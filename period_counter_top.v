==> flow/design.v <==
module bin_to_bcd(
   input [13:0] bin,
   output reg [15:0] bcd
   );
integer i;
always @(bin) begin
    bcd=0;		 	
    for (i=0;i<14;i=i+1) begin					 
        if (bcd[3:0] >= 5) bcd[3:0] = bcd[3:0] + 3;		 
	if (bcd[7:4] >= 5) bcd[7:4] = bcd[7:4] + 3;
	if (bcd[11:8] >= 5) bcd[11:8] = bcd[11:8] + 3;
	if (bcd[15:12] >= 5) bcd[15:12] = bcd[15:12] + 3;
	bcd = {bcd[14:0],bin[13-i]};				 
    end
end
endmodule
module db_fsm
(
	input clk,
	input reset_n,
	input sw,
	output reg db
);
localparam [2:0]
				zero = 3'b000,
				wait_1_1 = 3'b001,
				wait_1_2 = 3'b010,
				wait_1_3 = 3'b011,
				one = 3'b100,
				wait_0_1 =3'b101,
				wait_0_2 = 3'b110,
				wait_0_3=3'b111;
localparam N=19;
reg [N-1:0] q_reg;
wire [N-1:0] q_next;
wire m_tick;
reg [2:0] current_state,next_state;
reg [1:0] sync_sw;
always @(posedge clk)
begin
	sync_sw <= {sync_sw[0],sw};
end
always @(posedge clk)
begin
	q_reg<=q_next;
end
assign q_next = q_reg + 1;
assign m_tick = (q_reg==0);
always @(posedge clk or negedge reset_n)
begin
	if(!reset_n)
		current_state <= zero;
	else
		current_state <= next_state;
end
always @*
begin
	next_state = current_state;
	db=1'b0;
	case(current_state)
		zero:
			if(sync_sw[1])
				next_state = wait_1_1;
		wait_1_1:
			if(~sync_sw[1])
				next_state = zero;
			else if(m_tick)
				next_state = wait_1_2;
		wait_1_2:
			if(~sync_sw[1])
				next_state = zero;
			else if(m_tick)	
				next_state = wait_1_3;
		wait_1_3:
			if(~sync_sw[1])
				next_state = zero;
			else if(m_tick)
				next_state = one;
		one:
		begin
			db=1;
			if(~sync_sw[1])
				next_state = wait_0_1;
		end
		wait_0_1:
		begin
			db=1'b1;
			if(sync_sw[1])
				next_state = one;
			else if(m_tick)
				next_state = wait_0_2;
		end
		wait_0_2:
		begin
			db=1'b1;
			if(sync_sw[1])
				next_state = one;
			else if(m_tick)
				next_state = wait_0_3;
		end
		wait_0_3:
		begin
			db=1'b1;
			if(sync_sw[1])
				next_state = one;
			else if(m_tick)
				next_state = zero;
		end
		default: next_state = zero;
	endcase
end
endmodule
module hex_to_sseg
(
	input [3:0] hex,
	input dp,
	output reg [7:0] sseg);
always @(*)
begin
	case (hex)
		4'h0: sseg [6:0] = 7'b0000001;
		4'h1: sseg[6:0] = 7'b1001111;
		4'h2: sseg [6:0] = 7'b0010010;
		4'h3: sseg [6:0] = 7'b0000110;
		4'h4: sseg[6:0] = 7'b1001100;
		4'h5: sseg [6:0] = 7'b0100100;
		4'h6: sseg [6:0] = 7'b0100000;
		4'h7: sseg[6:0] = 7'b0001111;
		4'h8 : sseg[6:0] = 7'b0000000;
		4'h9 : sseg [6:0] = 7'b0000100;
		4'ha: sseg [6:0] = 7'b0001000;
		4'hb: sseg [6:0] = 7'b1100000;
		4'hc: sseg[6:0] = 7'b0110001;
		4'hd: sseg [6:0] = 7'b1000010;
		4'he: sseg [6:0] = 7'b0110000;
		default: sseg [6:0] = 7'b0111000;  
	endcase
	sseg [7] = dp;
end
endmodule 
module period_counter(
	input clk,reset_n,
	input start, si,
	output reg ready,
	output [9:0] period
);
localparam [1:0]
idle=2'b00,
waite=2'b01,
count=2'b10,
done=2'b11;
localparam CLK_MS_COUNT=50000;
reg [1:0] current_state,next_state;
reg[15:0] t_reg,t_next;
reg[9:0] p_reg,p_next;
reg delay_reg;
wire edg;
always @(posedge clk or negedge reset_n)
begin
	if(~reset_n)
	begin
		current_state<=idle;
		t_reg<=0;
		p_reg<=0;
		delay_reg<=0;
	end
	else
	begin
		current_state<=next_state;
		t_reg<=t_next;
		p_reg<=p_next;
		delay_reg<=si;
	end
end
assign edg=~delay_reg & si;
always @*
begin
	next_state = current_state;
	ready=0;
	p_next=p_reg;
	t_next=t_reg;
	case(current_state)
	idle:
	begin
		ready=1;
		if(start)
			next_state=waite;		
	end
	waite:
	begin
		if(edg)
		begin
			next_state = count;
			t_next=0;
			p_next=0;
		end
	end
	count:
	begin
		if(edg)
			next_state = done;
		else
			if(t_reg == CLK_MS_COUNT-1)
			begin
				t_next = 0;
				p_next=p_reg+1;
			end
			else
				t_next=t_next+1;
	end
	done:
	begin
		next_state = done;
	end
	endcase
end
assign period=p_reg;
endmodule
module period_counter_top
(
	input clk,
	reset_n,
	input start,
	input si,
	output ready,
	output [7:0] sseg,
	output [3:0] sel
);
wire [9:0] f;
wire start_db;
wire done_tick;
wire [3:0] bcd [3:0];
wire si_db;
db_fsm db_fsm_inst
(
	.clk(clk),
	.reset_n(reset_n),
	.sw(!start),
	.db(start_db)
);
db_fsm db_fsm_inst_2
(
	.clk(clk),
	.reset_n(reset_n),
	.sw(!si),
	.db(si_db)
);
period_counter period_counter_inst
(
	.clk(clk),.reset_n(reset_n),
	.start(start_db),
	.si(si_db),
	.ready(ready),
	.period(f)
);
bin_to_bcd bin_to_bcd_inst
(
   .bin({5'b0,f}),
   .bcd({bcd[3],bcd[2],bcd[1],bcd[0]})   
);
sseg_time_mux sseg_time_mux_inst
(
	.clk(clk),
	.hex0(bcd[0]),.hex1(bcd[1]),.hex2(bcd[2]),.hex3(4'b1001),
	.dp(4'b1110),
	.sel(sel),
	.sseg(sseg)
);
endmodule
module sseg_time_mux
(
	input clk,
	input [3:0] hex0,hex1,hex2,hex3,
	input [3:0] dp,
	output reg [3:0] sel,
	output [7:0] sseg
);
localparam N=18;
reg [N-1:0] q_reg;
wire [N-1:0] q_next;
reg [3:0] hex_in;
reg dp_in;
always @(posedge clk)
begin
	q_reg <= q_next;
end
assign q_next = q_reg +1;
always @(*)
	case(q_reg[N-1:N-2])
		2'b00: begin
				sel= 4'b1110;
				hex_in= hex0;
				dp_in = dp[0];
		end
		2'b01: begin
				sel=4'b1101;
				hex_in= hex1;
				dp_in = dp[1];
		end
		2'b10: begin
				sel=4'b1011;
				hex_in = hex2;
				dp_in = dp[2];
		end
		default: begin
				sel=4'b0111;
				hex_in= hex3;
				dp_in = dp[3];
		end
	endcase
hex_to_sseg hex_to_sseg_inst
(
	.hex(hex_in),
	.dp(dp_in),
	.sseg(sseg)
);
endmodule
# Reports on period_counter_top
# What the tools print for period_counter_top, step after step.
# Lines are those of the file above, counted from 1.
# A cell with -- has no value.
# inputs
top	period_counter_top
clk_port	clk
cell_library	sky130hd
lib_corner	tt_025C_1v80

# Word level
# Source: Yosys, flattened and elaborated. Widths are those after wreduce. Registers that Yosys merges into a memory's read port (data or address) are not register bits. Print and check cells do not count.
# Yosys's memory passes give these memory sizes; they may raise the number of words (mostly to a power of two), join words into wider ones and drop unused or constant bits.
# word_totals
romBits	112
out_inout_bits	13
ff_bits	95
input_bits	4
word_cells	200
n_memories	1
# op_classes
cmp	24
n_reduce_logical	19
mux	72
bitwise	3
equal	41
n_addsub	29
# mem_list
memory	size	width	rd	wr	line	rtl
(no name shown)	16	7	1	0	120	case (hex)
# ops
op	n
two-way mux 3 bit	37
>= comparator 4 x 3 -> 1 bit (second input constant)	21
adder 4 x 2 -> 4 bit (second input constant)	15
two-way mux 4 bit	15
parallel mux 3 bit (select 8 bit)	2
two-way mux 16 bit	3
adder 19 x 1 -> 19 bit (second input constant)	2
logical NOT 19 bit	2
parallel mux 16 bit (select 2 bit)	1
two-way mux 10 bit	3
== test 3 bit (second input constant)	8
parallel mux 4 bit (select 3 bit)	2
parallel mux 10 bit (select 2 bit)	1
adder 18 x 1 -> 18 bit (second input constant)	1
inequality test 3 x 1 -> 1 bit (second input constant)	6
adder 3 x 2 -> 3 bit (second input constant)	6
inequality test 3 bit (second input constant)	6
adder 16 x 1 -> 16 bit (second input constant)	1
== test 16 bit (second input constant)	1
OR reduction 4 bit	4
AND reduction 8 bit	2
== test 3 x 2 -> 1 bit (second input constant)	4
adder 10 x 1 -> 10 bit (second input constant)	1
inequality test 2 x 1 -> 1 bit (second input constant)	5
inequality test 2 bit (second input constant)	4
parallel mux 2 bit (select 4 bit)	1
adder 1 x 2 -> 3 bit (both inputs constant)	2
>= comparator 1 x 3 -> 1 bit (both inputs constant)	2
# Not listed: further kinds 17, cells in them 30.

# Logic depth
# Depth = most cells in a row (Yosys ltp): at word level without a register or memory, in the mapped netlist without a sequential cell, where the memories' decode and read muxes count.
# logic_depth
depth_word	19
ABC_AREA	0
mapped_depth	44
depth_no_buf	41

# After synthesis
# Source: synth_stat.txt of the flow (Yosys; design flattened, memories mapped). It holds for the ABC_AREA given above (unset counts as 0); a run with the other value may have another netlist.
# synth_totals
sequential_area_mm2	0.002381
stdcells	760
ff_cells	107
mapped_area_mm2	0.0066526
buf_cells	27
# by_type
cell	n	type_area_um2
sky130_fd_sc_hd__dfxtp_1	60	1.2E+03
sky130_fd_sc_hd__dfrtp_1	44	1.1E+03
sky130_fd_sc_hd__xnor2_1	52	455.437
sky130_fd_sc_hd__ha_1	30	375.36
sky130_fd_sc_hd__nand2_1	70	262.752
sky130_fd_sc_hd__nor2_1	67	251.491
sky130_fd_sc_hd__mux2i_1	21	210.202
sky130_fd_sc_hd__nand3_1	40	200.192
sky130_fd_sc_hd__xor2_1	22	192.685
sky130_fd_sc_hd__o21ai_0	31	155.149
sky130_fd_sc_hd__inv_1	38	142.637
sky130_fd_sc_hd__a21oi_1	27	135.13
sky130_fd_sc_hd__and3_1	20	125.12
sky130_fd_sc_hd__nor3_1	20	100.096
sky130_fd_sc_hd__nand4_1	14	87.584
sky130_fd_sc_hd__nor2b_1	14	87.584
sky130_fd_sc_hd__dfstp_2	3	78.826
sky130_fd_sc_hd__nor4_1	12	75.072
# Other cell types: 72; their cells: 175.
# The figures by module come from a second, unflattened synthesis with its own total; it is not the netlist above.
# hier_totals
hier_cells	1062
area_unflattened_mm2	0.0090212
# Rows give one instance, submodules left out.
# by_module
mod	n_inst	seq_area_mm2	cells	area_mm2
bin_to_bcd	1	0	567	0.0039763
db_fsm	2	0.0006218	106	0.0011348
period_counter	1	0.000777	175	0.0016704
sseg_time_mux	1	0.0003603	71	0.000807
hex_to_sseg	1	0	33	0.0002828
period_counter_top	1	0	4	0.000015

# Timing after synthesis
# Path of least setup slack by OpenSTA after synthesis, without wires, with an ideal clock, recovery checks aside; 20% of the period is set as input and as output delay. Where synthesis merged equal registers, the netlist keeps one of their names.
# synth_path
kind	reg2out
from	register period_counter_inst.p_reg[7]
to	output sseg[5]
driving_pins	45
t_required_ps	7672
launch_ps	0
period_ps	9590
path_delay_ps	7667
arrival_ps	7667
out_delay_ps	1918
setup_slack_ps	5
n_path_buf	3
period_less_setup_slack_ps	9585
# "path_delay_ps" = arrival - input delay + setup time.
# A path that ends at an output port has no setup time.
# "driving_pins" counts driving pins, that of a launching flip-flop among them; a cell with two outputs on the path counts twice.
# "period_less_setup_slack_ps" is the clock period less the worst setup slack; recovery checks do not enter. This is arithmetic on one report: input and output delays are still those of the set period (20% each).
# The rows between start and end are the longest chain of elaborated cells between them; the timing report does not say that the signal goes this way. Where chains are equally long, one stands for them.
# A line is the first line of the expression or statement that the cell stems from. Yosys adds cells for indexed reads and writes and turns some case tables into memories.
# A memory read counts as a cell of the chain, while the word-level depth stops at memories.
# synth_between
cell_sequence	sky130_fd_sc_hd__dfrtp_1 > sky130_fd_sc_hd__buf_2 > sky130_fd_sc_hd__inv_1 > sky130_fd_sc_hd__ha_1 > sky130_fd_sc_hd__inv_1 > sky130_fd_sc_hd__ha_1 > sky130_fd_sc_hd__buf_6 > sky130_fd_sc_hd__a21oi_1 > sky130_fd_sc_hd__xnor2_1 > sky130_fd_sc_hd__ha_1 > sky130_fd_sc_hd__buf_2 > sky130_fd_sc_hd__and2b_1 > sky130_fd_sc_hd__a211oi_1 > sky130_fd_sc_hd__o2111ai_1 > sky130_fd_sc_hd__ha_1 > sky130_fd_sc_hd__nor2b_1 > sky130_fd_sc_hd__nor4_1 > sky130_fd_sc_hd__nor2_1 > (+9 left out) > sky130_fd_sc_hd__o32ai_1 > sky130_fd_sc_hd__o311a_1 > sky130_fd_sc_hd__mux2i_1 > sky130_fd_sc_hd__o21ai_1 > sky130_fd_sc_hd__xnor2_1 > sky130_fd_sc_hd__inv_1 > sky130_fd_sc_hd__ha_1 > sky130_fd_sc_hd__inv_1 > sky130_fd_sc_hd__ha_1 > sky130_fd_sc_hd__a21oi_1 > sky130_fd_sc_hd__xnor2_1 > sky130_fd_sc_hd__a22oi_1 > sky130_fd_sc_hd__o22ai_1 > sky130_fd_sc_hd__inv_1 > sky130_fd_sc_hd__ha_1 > sky130_fd_sc_hd__inv_1 > sky130_fd_sc_hd__mux2i_1 > sky130_fd_sc_hd__a32o_1
elab_chain_cells	16
cells_between	56
cone_lines	5
cone_classes	18 x add/sub; 18 x compare; 19 x mux; 1 x memory
# synth_lines
item	line	rtl
start, declared	155	reg[9:0] p_reg,p_next;
start, assigned	164	p_reg<=0;
start, assigned	171	p_reg<=p_next;
adder 4 x 2 -> 4 bit	9	if (bcd[3:0] >= 5) bcd[3:0] = bcd[3:0] + 3;
two-way mux 4 bit	9
>= comparator 4 x 3 -> 1 bit	9
two-way mux 4 bit	9
>= comparator 4 x 3 -> 1 bit	9
two-way mux 4 bit	9
>= comparator 4 x 3 -> 1 bit	9
(+2 left out)	--
two-way mux 4 bit	9
adder 4 x 2 -> 4 bit	9
two-way mux 4 bit	9
adder 4 x 2 -> 4 bit	10	if (bcd[7:4] >= 5) bcd[7:4] = bcd[7:4] + 3;
two-way mux 4 bit	10
parallel mux 4 bit (select 3 bit)	289	case(q_reg[N-1:N-2])
memory read (16 x 7 bit)	120	case (hex)
end, declared	226	output [7:0] sseg,

# Timing after layout
# Path of least setup slack in the final report of run 2 (OpenROAD, finished layout, wires in). Where an end is a register, its clock arrival counts in the times.
# The path's times are printed in steps of 10 ps; the period is the one set.
# layout_path
kind	reg2out
from	register period_counter_inst.p_reg[7]
to	output sseg[5]
driving_pins	43
t_required_ps	9280
launch_ps	350
out_delay_ps	2320
n_path_buf	1
period_ps	11600
arrival_ps	7580
setup_slack_ps	1700
# The rows between start and end are the longest chain of elaborated cells between them; the timing report does not say that the signal goes this way. Where chains are equally long, one stands for them.
# A memory read counts as a cell of the chain, while the word-level depth stops at memories.
# layout_between
cell_sequence	sky130_fd_sc_hd__dfrtp_2 > sky130_fd_sc_hd__clkinv_4 > sky130_fd_sc_hd__ha_4 > sky130_fd_sc_hd__inv_2 > sky130_fd_sc_hd__ha_4 > sky130_fd_sc_hd__a21oi_4 > sky130_fd_sc_hd__xnor2_2 > sky130_fd_sc_hd__ha_2 > sky130_fd_sc_hd__and2b_2 > sky130_fd_sc_hd__or4_4 > sky130_fd_sc_hd__o2111ai_4 > sky130_fd_sc_hd__ha_4 > sky130_fd_sc_hd__nor2b_4 > sky130_fd_sc_hd__nor4_4 > sky130_fd_sc_hd__nor2_2 > sky130_fd_sc_hd__ha_2 > sky130_fd_sc_hd__inv_2 > sky130_fd_sc_hd__ha_4 > (+7 left out) > sky130_fd_sc_hd__o311a_1 > sky130_fd_sc_hd__mux2i_4 > sky130_fd_sc_hd__o21ai_2 > sky130_fd_sc_hd__xnor2_2 > sky130_fd_sc_hd__inv_1 > sky130_fd_sc_hd__ha_2 > sky130_fd_sc_hd__inv_2 > sky130_fd_sc_hd__ha_4 > sky130_fd_sc_hd__a21oi_4 > sky130_fd_sc_hd__xnor2_2 > sky130_fd_sc_hd__a22oi_1 > sky130_fd_sc_hd__o22ai_2 > sky130_fd_sc_hd__inv_2 > sky130_fd_sc_hd__ha_4 > sky130_fd_sc_hd__inv_4 > sky130_fd_sc_hd__mux2i_1 > sky130_fd_sc_hd__a32o_2 > sky130_fd_sc_hd__buf_6
elab_chain_cells	16
cells_between	56
cone_lines	5
cone_classes	18 x add/sub; 18 x compare; 19 x mux; 1 x memory
# layout_lines
item	line	rtl
start, declared	155	reg[9:0] p_reg,p_next;
start, assigned	164	p_reg<=0;
start, assigned	171	p_reg<=p_next;
adder 4 x 2 -> 4 bit	9	if (bcd[3:0] >= 5) bcd[3:0] = bcd[3:0] + 3;
two-way mux 4 bit	9
>= comparator 4 x 3 -> 1 bit	9
two-way mux 4 bit	9
>= comparator 4 x 3 -> 1 bit	9
two-way mux 4 bit	9
>= comparator 4 x 3 -> 1 bit	9
(+2 left out)	--
two-way mux 4 bit	9
adder 4 x 2 -> 4 bit	9
two-way mux 4 bit	9
adder 4 x 2 -> 4 bit	10	if (bcd[7:4] >= 5) bcd[7:4] = bcd[7:4] + 3;
two-way mux 4 bit	10
parallel mux 4 bit (select 3 bit)	289	case(q_reg[N-1:N-2])
memory read (16 x 7 bit)	120	case (hex)
end, declared	226	output [7:0] sseg,

Hand-over note for period_counter_top

Module period_counter_top, platform sky130hd: 2 stored runs of the flow (Yosys, OpenROAD) with differing settings, in no particular order. Input and output delays are each 20% of the period that was set; the output load is 0.01 pF.
"period_less_ws_ps" is the run's clock period less its worst setup slack. It is reckoned from that one timing run; input and output delays stay at 20% of the period that was set.
"worst_path_allowed_less_slack_ps": the worst setup path's part of the clock period (all of it between registers, 20% less for each end at a port) less its slack. A launch clock that arrives late makes it longer, a capture clock that arrives late makes it shorter.
"fin_power_uw" rests on the timing tool's default activity at the inputs, not on a simulated workload.
"worst_path_allowed_less_slack_ps" is given in steps of 10 ps.

Run 1, flow files:
==> flow/run.sh <==
#!/bin/bash
# the make line also repeats the synthesis and layout settings of config.mk as NAME=value (left out here)
make -C /OpenROAD-flow-scripts/flow DESIGN_CONFIG=/design/flow/config.mk WORK_HOME=/design/flow/orfs CLKGATE_MAP_FILE= finish
==> flow/config.mk <==
export PLATFORM = sky130hd
export DESIGN_NAME = period_counter_top
export DESIGN_NICKNAME = period_counter_top
export VERILOG_FILES = /design/flow/design.v
export SDC_FILE = /design/flow/constraint.sdc
export NUM_CORES = 4
export LEC_CHECK = 0
export CAP_MARGIN = 20
export CELL_PAD_IN_SITES_DETAIL_PLACEMENT = 2
export CORE_MARGIN = 2
export CORE_UTILIZATION = 61
export CTS_CLUSTER_SIZE = 32
export GPL_TIMING_DRIVEN = 0
export MIN_ROUTING_LAYER = met1
export PLACE_DENSITY_LB_ADDON = 0.21
export SLEW_MARGIN = 20
export TNS_END_PERCENT = 35
==> flow/constraint.sdc <==
create_clock -name core_clock -period 10.2 [get_ports {clk}]
set_input_delay 2.0400 -clock core_clock [delete_from_list [all_inputs] [get_ports {clk}]]
set_output_delay 2.0400 -clock core_clock [all_outputs]
set_load 0.01 [all_outputs]

Run 1: did not finish, placement stopped with DPL-0033

Run 2, flow files:
==> flow/run.sh <==
#!/bin/bash
# the make line also repeats the synthesis and layout settings of config.mk as NAME=value (left out here)
make -C /OpenROAD-flow-scripts/flow DESIGN_CONFIG=/design/flow/config.mk WORK_HOME=/design/flow/orfs CLKGATE_MAP_FILE= finish
==> flow/config.mk <==
export PLATFORM = sky130hd
export DESIGN_NAME = period_counter_top
export DESIGN_NICKNAME = period_counter_top
export VERILOG_FILES = /design/flow/design.v
export SDC_FILE = /design/flow/constraint.sdc
export NUM_CORES = 4
export LEC_CHECK = 0
export CAP_MARGIN = 5
export CORE_ASPECT_RATIO = 0.77
export CORE_MARGIN = 2
export CORE_UTILIZATION = 71
export CTS_CLUSTER_SIZE = 96
export PLACE_DENSITY_LB_ADDON = 0.06
export SETUP_SLACK_MARGIN = 2.85
export SLEW_MARGIN = 20
export TNS_END_PERCENT = 80
==> flow/constraint.sdc <==
create_clock -name core_clock -period 11.6 [get_ports {clk}]
set_input_delay 2.3200 -clock core_clock [delete_from_list [all_inputs] [get_ports {clk}]]
set_output_delay 2.3200 -clock core_clock [all_outputs]
set_load 0.01 [all_outputs]

==> results of run 2, as CSV <==
result,value
fin_power_uw,670.6
cell_area_final_mm2,0.0079201
period_less_ws_ps,9903
hold_worst_slack_ps,334
synth_area_mm2,0.0066526
utilization_pct,88.3
final_die_area_mm2,0.0101667
tns_ps,0
worst_path_allowed_less_slack_ps,7580
worst_path_kind,"reg2out"
fin_ws_ps,1697

End of note.
